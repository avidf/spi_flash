==> flow/design.v <==
module I2C_EEPROM_WR(SDA, SCL, ACK, RESET, CLK, WR, RD, ADDR, DATA);
output SCL;  
inout SDA;  
input RESET;  
input CLK;  
input WR,RD;  
input[10:0] ADDR;  
inout[7:0] DATA;  
output ACK;  
reg ACK;
reg SCL;
reg WF,RF;  
reg FF;  
reg [1:0] head_buf;  
reg[1:0] stop_buf;  
reg [7:0] sh8out_buf;  
reg [8:0] sh8out_state;  
reg [9:0] sh8in_state;  
reg [2:0] head_state;  
reg [2:0] stop_state;  
reg [10:0] main_state;  
reg [7:0] data_from_rm;  
reg link_sda;  
reg link_read;  
reg link_head;   
reg link_write;  
reg link_stop;   
wire sda1,sda2,sda3,sda4;
assign sda1 = (link_head) ? head_buf[1]   : 1'b0;
assign sda2 = (link_write)? sh8out_buf[7] : 1'b0;
assign sda3 = (link_stop) ? stop_buf[1]   : 1'b0; 
assign sda4 = (sda1 | sda2 | sda3);
assign SDA = (link_sda) ? sda4 : 1'bz;
assign DATA = (link_read) ? data_from_rm : 8'hzz;
parameter
Idle 		   = 11'b00000000001, 
Ready 		= 11'b00000000010, 
Write_start = 11'b00000000100,
Ctrl_write  = 11'b00000001000,
Addr_write  = 11'b00000010000,
Data_write  = 11'b00000100000,
Read_start  = 11'b00001000000,
Ctrl_read   = 11'b00010000000,
Data_read   = 11'b00100000000,
Stop			= 11'b01000000000,
Ackn        = 11'b10000000000,
sh8out_bit7 = 9'b000000001,
sh8out_bit6 = 9'b000000010,
sh8out_bit5 = 9'b000000100,
sh8out_bit4 = 9'b000001000,
sh8out_bit3 = 9'b000010000,
sh8out_bit2 = 9'b000100000,
sh8out_bit1 = 9'b001000000,
sh8out_bit0 = 9'b010000000,
sh8out_end  = 9'b100000000;
parameter 
sh8in_begin = 10'b0000000001,
sh8in_bit7  = 10'b0000000010,
sh8in_bit6  = 10'b0000000100,
sh8in_bit5  = 10'b0000001000,
sh8in_bit4  = 10'b0000010000,
sh8in_bit3  = 10'b0000100000,
sh8in_bit2  = 10'b0001000000,
sh8in_bit1  = 10'b0010000000,
sh8in_bit0  = 10'b0100000000,
sh8in_end   = 10'b1000000000,
head_begin = 3'b001,
head_bit   = 3'b010,
head_end   = 3'b100,
stop_begin = 3'b001,
stop_bit   = 3'b010,
stop_end   = 3'b100;
parameter YES = 1,
NO = 0;
always @(negedge CLK)
	if(RESET)
		SCL <= 0;
	else
		SCL <= ~SCL;
always @ (posedge CLK)
	if(RESET) begin
		link_read <= NO;
		link_write <= NO;
		link_head <= NO;
		link_stop <= NO;
		link_sda <= NO;
		ACK <= 0;
		RF <= 0;
		WF <= 0;
		FF <= 0;
		main_state <= Idle;
	end
	else begin
		casex(main_state)
		Idle: begin
				link_read <= NO;
				link_write <= NO;
				link_head <= NO;
				link_stop <= NO;
				link_sda <= NO;
				if(WR) begin
					WF <= 1;  
					main_state <= Ready;
				end
				else if(RD) begin
					RF <= 1;  
					main_state <= Ready;
				end
				else begin
					WF <= 0;
					RF <= 0;
					main_state <= Idle;
				end
		end
		Ready: begin
			link_read <= NO;
			link_write <= NO;
			link_stop <= NO;
			link_head <= YES;
			link_sda <= YES;  
			head_buf[1:0] <= 2'b10;  
			stop_buf[1:0] <= 2'b01;
			head_state <= head_begin;
			FF <= 0;
			ACK <= 0;
			main_state <= Write_start;
			end
		Write_start:
		if(FF == 0)
			shift_head; 
		else begin
			sh8out_buf[7:0] <= {1'b1,1'b0,1'b1,1'b0,ADDR[10:8],1'b0}; 
			link_head <= NO;
			link_write <= YES;
			FF <= 0;
			sh8out_state <= sh8out_bit6; 
			main_state <= Ctrl_write;
		end
		Ctrl_write:
		if(FF ==0)
			shift8_out;  
		else begin
			sh8out_state <= sh8out_bit7;
			sh8out_buf[7:0] <= ADDR[7:0];
			FF <= 0;
			main_state <= Addr_write;
		end
		Addr_write:
		if(FF == 0)
			shift8_out;
		else begin
			FF <= 0;
			if(WF) begin
				sh8out_state <= sh8out_bit7; 
				sh8out_buf[7:0] <= DATA;
				main_state <= Data_write;
		   end
			if(RF) begin
				head_buf <= 2'b10;
				head_state <= head_begin; 
				main_state <= Read_start;
			end
		end
		Data_write:
		if(FF == 0)
			shift8_out;
		else begin
			stop_state <= stop_begin;
			main_state <= Stop;
			link_write <= NO;
			FF <= 0;
		end
		Read_start:
		if(FF == 0)
			shift_head;
		else
		begin
			sh8out_buf <={1'b1,1'b0,1'b1,1'b0,ADDR[10:8],1'b1};
			link_head <= NO;
			link_sda <= YES;
			link_write <= YES;
			FF <= 0;
			sh8out_state <= sh8out_bit6;
			main_state <= Ctrl_read;
		end
		Ctrl_read: 
		if(FF == 0)
			shift8_out;
		else begin
			link_sda <= NO;
			link_write <= NO;
			FF <= 0;
			sh8in_state <= sh8in_begin;
			main_state <= Data_read;
		end
		Data_read:
		if(FF == 0)
			shift8in;
		else begin
			link_stop <= YES;
			link_sda <= YES;
			stop_state <= stop_bit;
			FF <= 0;
			main_state <= Stop;
		end
		Stop:
		if(FF == 0)
			shift_stop;
		else begin
			ACK <= 1; 
			FF <= 0;
			main_state <= Ackn;
		end
		Ackn:
		begin
			ACK <= 0;
			WF <= 0;
			RF <= 0;
			main_state <= Idle;
		end
		default: main_state <= Idle;
		endcase
end
task shift8in;
	begin
	casex(sh8in_state)
	sh8in_begin:
		sh8in_state <= sh8in_bit7;
	sh8in_bit7: 
		if(SCL) begin
			data_from_rm[7] <= SDA;
			sh8in_state <= sh8in_bit6;
		end
		else
			sh8in_state <= sh8in_bit7;
	sh8in_bit6: 
		if(SCL) begin
			data_from_rm[6] <= SDA;
			sh8in_state <= sh8in_bit5;
		end
		else
			sh8in_state <= sh8in_bit6;
	sh8in_bit5: 
		if(SCL)	begin
			data_from_rm[5] <= SDA;
			sh8in_state <= sh8in_bit4;
		end
		else
			sh8in_state <= sh8in_bit5;
	sh8in_bit4: 
		if(SCL)	begin
			data_from_rm[4] <= SDA;
			sh8in_state <= sh8in_bit3;
			end
		else
			sh8in_state <= sh8in_bit4;
	sh8in_bit3: 
		if(SCL)	begin
			data_from_rm[3] <= SDA;
			sh8in_state <= sh8in_bit2;
		end
		else
			sh8in_state <= sh8in_bit3;
	sh8in_bit2: 
		if(SCL)	begin
			data_from_rm[2] <= SDA;
			sh8in_state <= sh8in_bit1;
		end
		else
			sh8in_state <= sh8in_bit2;
	sh8in_bit1: 
		if(SCL) begin
			data_from_rm[1] <= SDA;
			sh8in_state <= sh8in_bit0;
		end
		else
			sh8in_state <= sh8in_bit1;
	sh8in_bit0: 
		if(SCL) begin
			data_from_rm[0] <= SDA;
			sh8in_state <= sh8in_end;
		end
		else
			sh8in_state <= sh8in_bit0;
	sh8in_end: 
		if(SCL) begin
			link_read <= YES;
			FF <= 1;
			sh8in_state <= sh8in_bit7;
		end
		else
			sh8in_state <= sh8in_end;
	default: begin
			link_read <= NO;
			sh8in_state <= sh8in_bit7;
		end
	endcase
	end
endtask
task shift8_out; 
	begin
	casex(sh8out_state)
	sh8out_bit7:
		if(!SCL) begin
			link_sda <= YES;
			link_write <= YES;
			sh8out_state <= sh8out_bit6;
		end
		else
			sh8out_state <= sh8out_bit7;
	sh8out_bit6:
		if(!SCL) begin
			link_sda <= YES;
			link_write <= YES;
			sh8out_state <= sh8out_bit5;
			sh8out_buf <= sh8out_buf<<1;
		end
		else
			sh8out_state <= sh8out_bit6;
	sh8out_bit5:
		if(!SCL) begin
			sh8out_state <= sh8out_bit4;
			sh8out_buf <= sh8out_buf<<1;
		end
		else
			sh8out_state <= sh8out_bit5;
	sh8out_bit4:
		if(!SCL) begin
			sh8out_state <= sh8out_bit3;
			sh8out_buf <= sh8out_buf<<1;
		end
		else
			sh8out_state <= sh8out_bit4;
	sh8out_bit3:
		if(!SCL) begin
			sh8out_state <= sh8out_bit2;
			sh8out_buf <= sh8out_buf<<1;
		end
		else
			sh8out_state <= sh8out_bit3;
	sh8out_bit2:
		if(!SCL) begin
			sh8out_state <= sh8out_bit1;
			sh8out_buf <= sh8out_buf<<1;
		end
		else
			sh8out_state <= sh8out_bit2;
	sh8out_bit1:
		if(!SCL) begin
			sh8out_state <= sh8out_bit0;
			sh8out_buf <= sh8out_buf<<1;
		end
		else
			sh8out_state <= sh8out_bit1;
	sh8out_bit0:
		if(!SCL) begin
			sh8out_state <= sh8out_end;
			sh8out_buf <= sh8out_buf<<1;
		end
		else
			sh8out_state <= sh8out_bit0;
	sh8out_end:
	if(!SCL) begin
			link_sda <= NO;
			link_write <= NO;
			FF <= 1;
		end
		else
			sh8out_state <= sh8out_end;
	endcase
	end
endtask
task shift_head; 
	begin
	casex(head_state)
	head_begin:
		if(!SCL) begin
			link_write <= NO;
			link_sda <= YES;
			link_head <= YES;
			head_state <= head_bit;
			end
		else
			head_state <= head_begin;
	head_bit:
		if(SCL) begin
			FF <= 1;
			head_buf <= head_buf<<1;
			end
		else
			head_state <= head_bit;
	endcase
	end
endtask
task shift_stop;
	begin
	casex(stop_state)
	stop_begin: 
		if(!SCL) begin
			link_sda <= YES;
			link_write <= NO;
			link_stop <= YES;
			stop_state <= stop_bit;
		end
		else
			stop_state <= stop_begin;
	stop_bit: 
	if(SCL) begin
	   FF <= 1;
		stop_buf <= stop_buf<<1;
		stop_state <= stop_end;	
	end
	else
	   stop_state <= stop_bit;
	stop_end:  
	if(!SCL) begin
		link_head <= NO;
		link_stop <= NO;
		link_sda <= NO;
		FF <= 1;
	end
	else
		stop_state <= stop_end;
	endcase
end
endtask
endmodule
Tool chain data of I2C_EEPROM_WR --
The steps from the RTL of I2C_EEPROM_WR to its reports follow in flow order. Line numbers count from 1 in the design file above. Operators: Yosys type, input widths -> output width; for muxes data width and select width s. Library cell names are shortened. A cell with - has no value.
Set-up: design top I2C_EEPROM_WR, clock input CLK, library sky130hd, library corner tt_025C_1v80

Elaborated design --
Counts by Yosys on the flattened word-level netlist (proc, flatten, opt, wreduce; memories kept). Register bits leave out memories and registers merged into their read ports (data or address). Print and check cells are left out.
Cells by class: equality and inequality tests 75, multiplexer cells 133, bitwise logic cells 5, reductions and logical operators 48
Operators by type and width (number):
- $pmux 11 s9 | 1
- $mux 11 | 9
- $pmux 10 s9 | 1
- $mux 8 | 11
- $pmux 9 s9 | 1
- $mux 9 | 8
- $reduce_and 5->1 | 11
- $ne 2x2->1 const B | 23
- $mux 1 | 43
- $pmux 8 s5 | 1
- $mux 10 | 4
- $pmux 9 s4 | 1
- $mux 3 | 11
- $ne 3x3->1 const B | 9
- $pmux 3 s3 | 3
- $reduce_and 6->1 | 4
- $mux 2 | 12
- $reduce_and 7->1 | 3
- $pmux 10 s2 | 1
- $pmux 1 s2 | 10
- $reduce_or 2->1 | 7
- $mux 7 | 2
- $mux 6 | 2
- $eq 11x1->1 const B | 1
- $eq 11x10->1 const B | 1
- $eq 11x11->1 const B | 1
- $eq 11x2->1 const B | 1
- $eq 11x3->1 const B | 1
Not listed: further kinds 58, cells in them 78.
Storage and ports: register bits after elaboration 66, elaborated cells 287

Longest topological paths --
Depth = most cells in a row (Yosys ltp): at word level without a register or memory, in the mapped netlist without a sequential cell, where the memories' decode and read muxes count.
Depth: depth in word-level cells 5, ABC_AREA 0, gate-level depth with buffers 7, gate-level depth less buffers 5

Synthesis result --
Yosys stat after the flow's synthesis: flattened, memories mapped to cells. It holds for the ABC_AREA given above (unset counts as 0); a run with the other value may have another netlist. The area totals of this step are shown rounded.
Cells by type:
- dfxtp_1 | number 43, area in all 860.826 um^2
- edfxtp_1 | number 19, area in all 570.547 um^2
- mux2i_1 | number 12, area in all 120.115 um^2
- a21oi_1 | number 23, area in all 115.11 um^2
- o21ai_0 | number 18, area in all 90.086 um^2
- a22o_1 | number 10, area in all 87.584 um^2
- nor2_1 | number 23, area in all 86.333 um^2
- and2_1 | number 11, area in all 68.816 um^2
- a22oi_1 | number 9, area in all 67.565 um^2
- a21o_1 | number 8, area in all 60.058 um^2
- nand2_1 | number 14, area in all 52.55 um^2
- inv_1 | number 11, area in all 41.29 um^2
- buf_2 | number 8, area in all 40.038 um^2
- a31oi_1 | number 6, area in all 37.536 um^2
- buf_6 | number 3, area in all 33.782 um^2
- clkbuf_1 | number 9, area in all 33.782 um^2
- a211oi_1 | number 4, area in all 30.029 um^2
- nor3_1 | number 6, area in all 30.029 um^2
Other cell types: 41; their cells: 63.
Mapped netlist: mapped cells 300, chip area (Yosys) 2900 um^2, area of sequential cells 1400 um^2, flip-flops 62, buffers 21

Top module I2C_EEPROM_WR; platform sky130hd; tools Yosys and OpenROAD; 2 stored runs in no particular order. Input and output delays are each 20% of the period that was set; the output load is 0.01 pF.
"power consumption" is the tool's figure for a default switching activity; nothing was simulated.
Results are given in rounded form.

[stored run 1] flow files
==> flow/run.sh <==
#!/bin/bash
# the make line also repeats the synthesis and layout settings of config.mk as NAME=value (left out here)
make -C /OpenROAD-flow-scripts/flow DESIGN_CONFIG=/design/flow/config.mk WORK_HOME=/design/flow/orfs CLKGATE_MAP_FILE= finish
==> flow/config.mk <==
export PLATFORM = sky130hd
export DESIGN_NAME = I2C_EEPROM_WR
export DESIGN_NICKNAME = I2C_EEPROM_WR
export VERILOG_FILES = /design/flow/design.v
export SDC_FILE = /design/flow/constraint.sdc
export NUM_CORES = 4
export LEC_CHECK = 0
export CAP_MARGIN = 20
export CORE_MARGIN = 2
export CORE_UTILIZATION = 40
export SLEW_MARGIN = 20
==> flow/constraint.sdc <==
create_clock -name core_clock -period 3.89 [get_ports {CLK}]
set_input_delay 0.7780 -clock core_clock [delete_from_list [all_inputs] [get_ports {CLK}]]
set_output_delay 0.7780 -clock core_clock [all_outputs]
set_load 0.01 [all_outputs]

[stored run 1] result: final worst hold slack 0.44 ns; final design utilization 0.47; smallest setup slack 0.21 ns; area of the synthesized netlist 2900 um^2; power consumption 0.0015 W; standard-cell area of the final layout 3400 um^2; overall die area 8100 um^2; sum of negative setup slack 0.000 ns

[stored run 2] flow files
==> flow/run.sh <==
#!/bin/bash
# the make line also repeats the synthesis and layout settings of config.mk as NAME=value (left out here)
make -C /OpenROAD-flow-scripts/flow DESIGN_CONFIG=/design/flow/config.mk WORK_HOME=/design/flow/orfs CLKGATE_MAP_FILE= finish
==> flow/config.mk <==
export PLATFORM = sky130hd
export DESIGN_NAME = I2C_EEPROM_WR
export DESIGN_NICKNAME = I2C_EEPROM_WR
export VERILOG_FILES = /design/flow/design.v
export SDC_FILE = /design/flow/constraint.sdc
export NUM_CORES = 4
export LEC_CHECK = 0
export CAP_MARGIN = 20
export CELL_PAD_IN_SITES_DETAIL_PLACEMENT = 0
export CORE_MARGIN = 3
export CORE_UTILIZATION = 23
export CTS_CLUSTER_DIAMETER = 287
export GPL_ROUTABILITY_DRIVEN = 0
export MAX_ROUTING_LAYER = met4
export PLACE_DENSITY = 0.7
export SLEW_MARGIN = 30
==> flow/constraint.sdc <==
create_clock -name core_clock -period 4.4 [get_ports {CLK}]
set_input_delay 0.8800 -clock core_clock [delete_from_list [all_inputs] [get_ports {CLK}]]
set_output_delay 0.8800 -clock core_clock [all_outputs]
set_load 0.01 [all_outputs]

[stored run 2] result: final worst hold slack 0.44 ns; final design utilization 0.29; smallest setup slack 0.39 ns; area of the synthesized netlist 2900 um^2; power consumption 0.0015 W; standard-cell area of the final layout 3500 um^2; overall die area 14000 um^2; sum of negative setup slack 0.000 ns
