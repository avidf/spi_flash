==> flow/design.v <==
module spi_master(
 input               I_clk       ,  
 input               I_rst_n     ,  
 input               I_rx_en     ,  
 input               I_tx_en     ,  
 input        [7:0]  I_data_in   ,  
 output  reg  [7:0]  O_data_out  ,  
 output  reg         O_tx_done   ,  
 output  reg         O_rx_done   ,  
 input               I_spi_miso  ,  
 output  reg         O_spi_sck   ,  
 output  reg         O_spi_cs    ,  
 output  reg         O_spi_mosi     
);
reg [3:0]   R_tx_state;  
reg [3:0]   R_rx_state;
always @(posedge I_clk or negedge I_rst_n) 
begin
    if(!I_rst_n)
        begin
            R_tx_state  <=  4'd0    ;
            R_rx_state  <=  4'd0    ;
            O_spi_cs    <=  1'b1    ; 
            O_spi_sck   <=  1'b0    ;
            O_spi_mosi  <=  1'b0    ;
            O_tx_done   <=  1'b0    ;
            O_rx_done   <=  1'b0    ;
            O_data_out  <=  8'd0    ; 
        end 
    else if(I_tx_en)  
        begin
            O_spi_cs    <=  1'b0    ;  
            case(R_tx_state)
                4'd1, 4'd3 , 4'd5 , 4'd7, 4'd9, 4'd11, 4'd13, 4'd15 :  
                    begin
                        O_spi_sck   <=  1'b1                ;
                        R_tx_state  <=  R_tx_state + 1'b1   ;
                        O_tx_done   <=  1'b0                ;
                    end
                4'd0:     
                    begin
                        O_spi_mosi  <=  I_data_in[7]        ; 
                        O_spi_sck   <=  1'b0                ;
                        R_tx_state  <=  R_tx_state + 1'b1   ;
                        O_tx_done   <=  1'b0                ; 
                    end
                4'd2:     
                    begin
                        O_spi_mosi  <=  I_data_in[6]        ;
                        O_spi_sck   <=  1'b0                ;
                        R_tx_state  <=  R_tx_state + 1'b1   ;
                        O_tx_done   <=  1'b0                ;
                    end
                4'd4:     
                    begin
                        O_spi_mosi  <=  I_data_in[5]        ;
                        O_spi_sck   <=  1'b0                ;
                        R_tx_state  <=  R_tx_state + 1'b1   ;
                        O_tx_done   <=  1'b0                ;
                    end 
                4'd6:     
                    begin
                        O_spi_mosi  <=  I_data_in[4]        ;
                        O_spi_sck   <=  1'b0                ;
                        R_tx_state  <=  R_tx_state + 1'b1   ;
                        O_tx_done   <=  1'b0                ;
                    end 
                4'd8:     
                    begin
                        O_spi_mosi  <=  I_data_in[3]        ;
                        O_spi_sck   <=  1'b0                ;
                        R_tx_state  <=  R_tx_state + 1'b1   ;
                        O_tx_done   <=  1'b0                ;
                    end                            
                4'd10:     
                    begin
                        O_spi_mosi  <=  I_data_in[2]        ;
                        O_spi_sck   <=  1'b0                ;
                        R_tx_state  <=  R_tx_state + 1'b1   ;
                        O_tx_done   <=  1'b0                ;
                    end 
                4'd12:     
                    begin
                        O_spi_mosi  <=  I_data_in[1]        ;
                        O_spi_sck   <=  1'b0                ;
                        R_tx_state  <=  R_tx_state + 1'b1   ;
                        O_tx_done   <=  1'b0                ;
                    end 
                4'd14:     
                    begin
                        O_spi_mosi  <=  I_data_in[0]        ;
                        O_spi_sck   <=  1'b0                ;
                        R_tx_state  <=  R_tx_state + 1'b1   ;
                        O_tx_done   <=  1'b1                ; 
                    end
                default:R_tx_state  <=  4'd0                ; 
            endcase 
        end
    else if(I_rx_en)  
        begin
            O_spi_cs    <=  1'b0        ;  
            case(R_rx_state)
                4'd0, 4'd2 , 4'd4 , 4'd6, 4'd8, 4'd10, 4'd12, 4'd14:  
                    begin
								O_spi_sck		 <=	1'b0;
								R_rx_state		 <=	R_rx_state+1'b1;
								O_rx_done		 <=	1'b0;
                    end
                4'd1:     
                    begin                       
                        O_spi_sck       <=  1'b1             ;
                        R_rx_state      <=  R_rx_state + 1'b1;
                        O_rx_done       <=  1'b0             ; 
                        O_data_out[7]   <=  I_spi_miso       ;  
                    end
                4'd3:     
                    begin
                        O_spi_sck       <=  1'b1             ;
                        R_rx_state      <=  R_rx_state + 1'b1;
                        O_rx_done       <=  1'b0             ;
                        O_data_out[6]   <=  I_spi_miso       ; 
                    end
                4'd5:     
                    begin
                        O_spi_sck       <=  1'b1             ;
                        R_rx_state      <=  R_rx_state + 1'b1;
                        O_rx_done       <=  1'b0             ;
                        O_data_out[5]   <=  I_spi_miso       ; 
                    end 
                4'd7:     
                    begin
                        O_spi_sck       <=  1'b1             ;
                        R_rx_state      <=  R_rx_state + 1'b1;
                        O_rx_done       <=  1'b0             ;
                        O_data_out[4]   <=  I_spi_miso       ; 
                    end 
                4'd9:     
                    begin
                        O_spi_sck       <=  1'b1             ;
                        R_rx_state      <=  R_rx_state + 1'b1;
                        O_rx_done       <=  1'b0             ;
                        O_data_out[3]   <=  I_spi_miso       ; 
                    end                            
                4'd11:     
                    begin
                        O_spi_sck       <=  1'b1             ;
                        R_rx_state      <=  R_rx_state + 1'b1;
                        O_rx_done       <=  1'b0             ;
                        O_data_out[2]   <=  I_spi_miso       ; 
                    end 
                4'd13:     
                    begin
                        O_spi_sck       <=  1'b1             ;
                        R_rx_state      <=  R_rx_state + 1'b1;
                        O_rx_done       <=  1'b0             ;
                        O_data_out[1]   <=  I_spi_miso       ; 
                    end 
                4'd15:     
                    begin
                        O_spi_sck       <=  1'b1             ;
                        R_rx_state      <=  R_rx_state + 1'b1;
                        O_rx_done       <=  1'b1             ; 
                        O_data_out[0]   <=  I_spi_miso       ; 
                    end
                default:R_rx_state  <=  4'd0                 ;   
            endcase 
        end    
    else
        begin
            R_tx_state  <=  4'd0;
            R_rx_state  <=  4'd0;
            O_tx_done   <=  1'b0;
            O_rx_done   <=  1'b0;
            O_spi_cs    <=  1'b1;
            O_spi_sck   <=  1'b0;
            O_spi_mosi  <=  1'b0;
            O_data_out  <=  8'd0;
        end      
end
endmodule
# == Reports on spi_master ==
# What the tools print for spi_master, step after step.
# Line numbers count from 1 in the design file above.
# Operators: Yosys type, input widths -> output width; for muxes data width and select width s.
# Library cell names are shortened.
# The mark - stands for no value.
# design
design,spi_master
clk_port,I_clk
lib,sky130hd
pvt_corner,tt_025C_1v80

# == Word-level counts ==
# Counts by Yosys on the flattened word-level netlist (proc, flatten, opt, wreduce; memories kept). Register bits leave out memories and registers merged into their read ports (data or address). Print and check cells are left out. Cells with the same type and inputs are merged into one.
# classes
addsub,2
equal,40
mux,34
bitwise,1
n_reduce_logical,19
# op_table
cell,n
$eq 4x4->1 const B,16
$reduce_or 16->1,2
$eq 4x3->1 const B,8
$reduce_or 8->1,4
$reduce_or 15->1,2
$mux 1,24
$mux 4,5
$ne 2x1->1 const B,9
$reduce_and 2->1,9
$eq 4x2->1 const B,4
$ne 9x1->1 const B,1
$add 4x1->4 const B,2
$eq 4x1->1 const B,2
$logic_not 4->1,2
$pmux 1 s8,1
$pmux 1 s2,4
$not 1->1,1
# bits
regBits,21
inputBits,13
output_inout_bits,13
wordCells,111

# == Longest topological paths ==
# Yosys ltp: most cells in a row. Word level: on the elaborated netlist, between registers, memories and ports. Mapped: between sequential cells and ports; inverters and the memories' decode and read muxes count.
# logic_depth
depth_word,5
ABC_AREA,0
depth_mapped,6
depth_no_buf,6

# == Synthesis result ==
# Yosys stat after the flow's synthesis: flattened, memories mapped to cells. It holds for the ABC_AREA given above (unset counts as 0); a run with the other value may have another netlist.
# mapped
cells,110
area_um2,1113.6
seq_area_um2,526.8
ff_cells,21
# types
cell,n,area_total_um2
dfrtp_1,20,500.48
ha_1,5,62.56
nand2_1,12,45.043
o31ai_1,6,45.043
o211ai_1,5,37.536
a22o_1,4,35.034
o21ai_0,7,35.034
nand2b_1,5,31.28
dfstp_2,1,26.275
mux2i_1,2,20.019
o311ai_0,2,17.517
o41ai_1,2,17.517
xor2_1,2,17.517
buf_2,3,15.014
clkbuf_1,4,15.014
inv_1,4,15.014
mux2_4,1,15.014
nand3_1,3,15.014
# Other cell types: 18; their cells: 22.

# == Timing after synthesis ==
# Source: OpenSTA report_checks on the synthesized netlist (no wires, ideal clock, input and output delay 20% of the period each), path of least setup slack; recovery checks are left aside. Register names are those of the netlist, which keeps one name where synthesis merged equal registers.
# synth_path
kind,input to register
from,in I_tx_en
to,reg O_data_out[6]
period_ps,2370
launch_ps,474
t_arrival_ps,1263
slack_ps,967
path_delay_ps,929
stages,5
path_buffers,2
period_less_setup_slack_ps,1403
# "path_delay_ps" = arrival - input delay + setup time.
# "stages" counts driving pins, that of a launching flip-flop among them; a cell with two outputs on the path counts twice.
# "period_less_setup_slack_ps" = period - worst setup slack (recovery checks aside). The figure is calculated, with input and output delays left at 20% of the set period.
# The rows between start and end are the longest chain of elaborated cells between them; the timing report does not say that the signal goes this way. Where chains are equally long, one stands for them.
# A line is the first line of the expression or statement that the cell stems from. Yosys adds cells for indexed reads and writes and turns some case tables into memories.
# At most two assigning lines are given for a register; there are more.
# synth_via
path_cell_list,buf_2 nand2b_1 buf_2 o311ai_0 o41ai_1
elab_chain_len,2
cone_cells,2
# synth_rtl
element,line,source
start: declaration,5,"input               I_tx_en     ,"
$not 1->1,-,
$reduce_and 2->1,-,
end: assignment,28,O_data_out  <=  8'd0    ;
end: assignment,121,O_data_out[6]   <=  I_spi_miso       ;
end: declaration,7,"output  reg  [7:0]  O_data_out  ,"

# == Worst path after layout ==
# Path of least setup slack in the final report of run 1 (OpenROAD, finished layout, wires in). Where an end is a register, its clock arrival counts in the times.
# The path's times are printed in steps of 10 ps; the period is the one set.
# layout_path
kind,register to output
from,reg O_spi_sck
to,out O_spi_sck
period_ps,1530
launch_ps,300
t_arrival_ps,1170
slack_ps,50
stages,2
path_buffers,1
# At most two assigning lines are given for a register; there are more.
# layout_via
path_cell_list,dfrtp_1 clkdlybuf4s50_1
elab_chain_len,0
cone_cells,0
# layout_rtl
element,line,source
start: declaration,11,"output  reg         O_spi_sck   ,"
start: assignment,24,O_spi_sck   <=  1'b0    ;
start: assignment,36,O_spi_sck   <=  1'b1                ;
end: declaration,11,

# spi_master through Yosys and OpenROAD on sky130hd: 2 stored runs, unordered, with their settings and measured results. The constraints put input and output delay at 20% of the set period each and load the outputs with 0.01 pF.
# "timing.achieved_period_ps": clock period set for the run, less the worst setup slack. It is reckoned from that one timing run; input and output delays stay at 20% of the period that was set.
# By "design_power_uw" is meant OpenSTA's value without simulated activity: inputs other than the clock are taken to toggle once in ten clock periods, and the tool carries that through the logic.
# A setting shown as -- is not set for that run.
# Results: -- = not shown.
run name,period_ns,CORE_UTILIZATION,CAP_MARGIN,CORE_MARGIN,SLEW_MARGIN,SETUP_SLACK_MARGIN,PLACE_DENSITY_LB_ADDON,CORE_ASPECT_RATIO,CELL_PAD_IN_SITES_GLOBAL_PLACEMENT,GPL_TIMING_DRIVEN,MAX_ROUTING_LAYER,yosys_chip_area_um2,setup_tns_ps,die_footprint_um2,design_power_uw,timing.achieved_period_ps,stdcell_area_um2,fin_ws_ps
run 1,1.53,39,20,2,20,--,--,--,--,--,--,1113.6,0,3298.8,1363,1479,1526.5,51
run 2,1.41,49,20,2,20,0.31,0.05,1.78,3,1,met5,--,--,--,--,--,--,--
# Run 2: no results, placement failed with FLW-0024
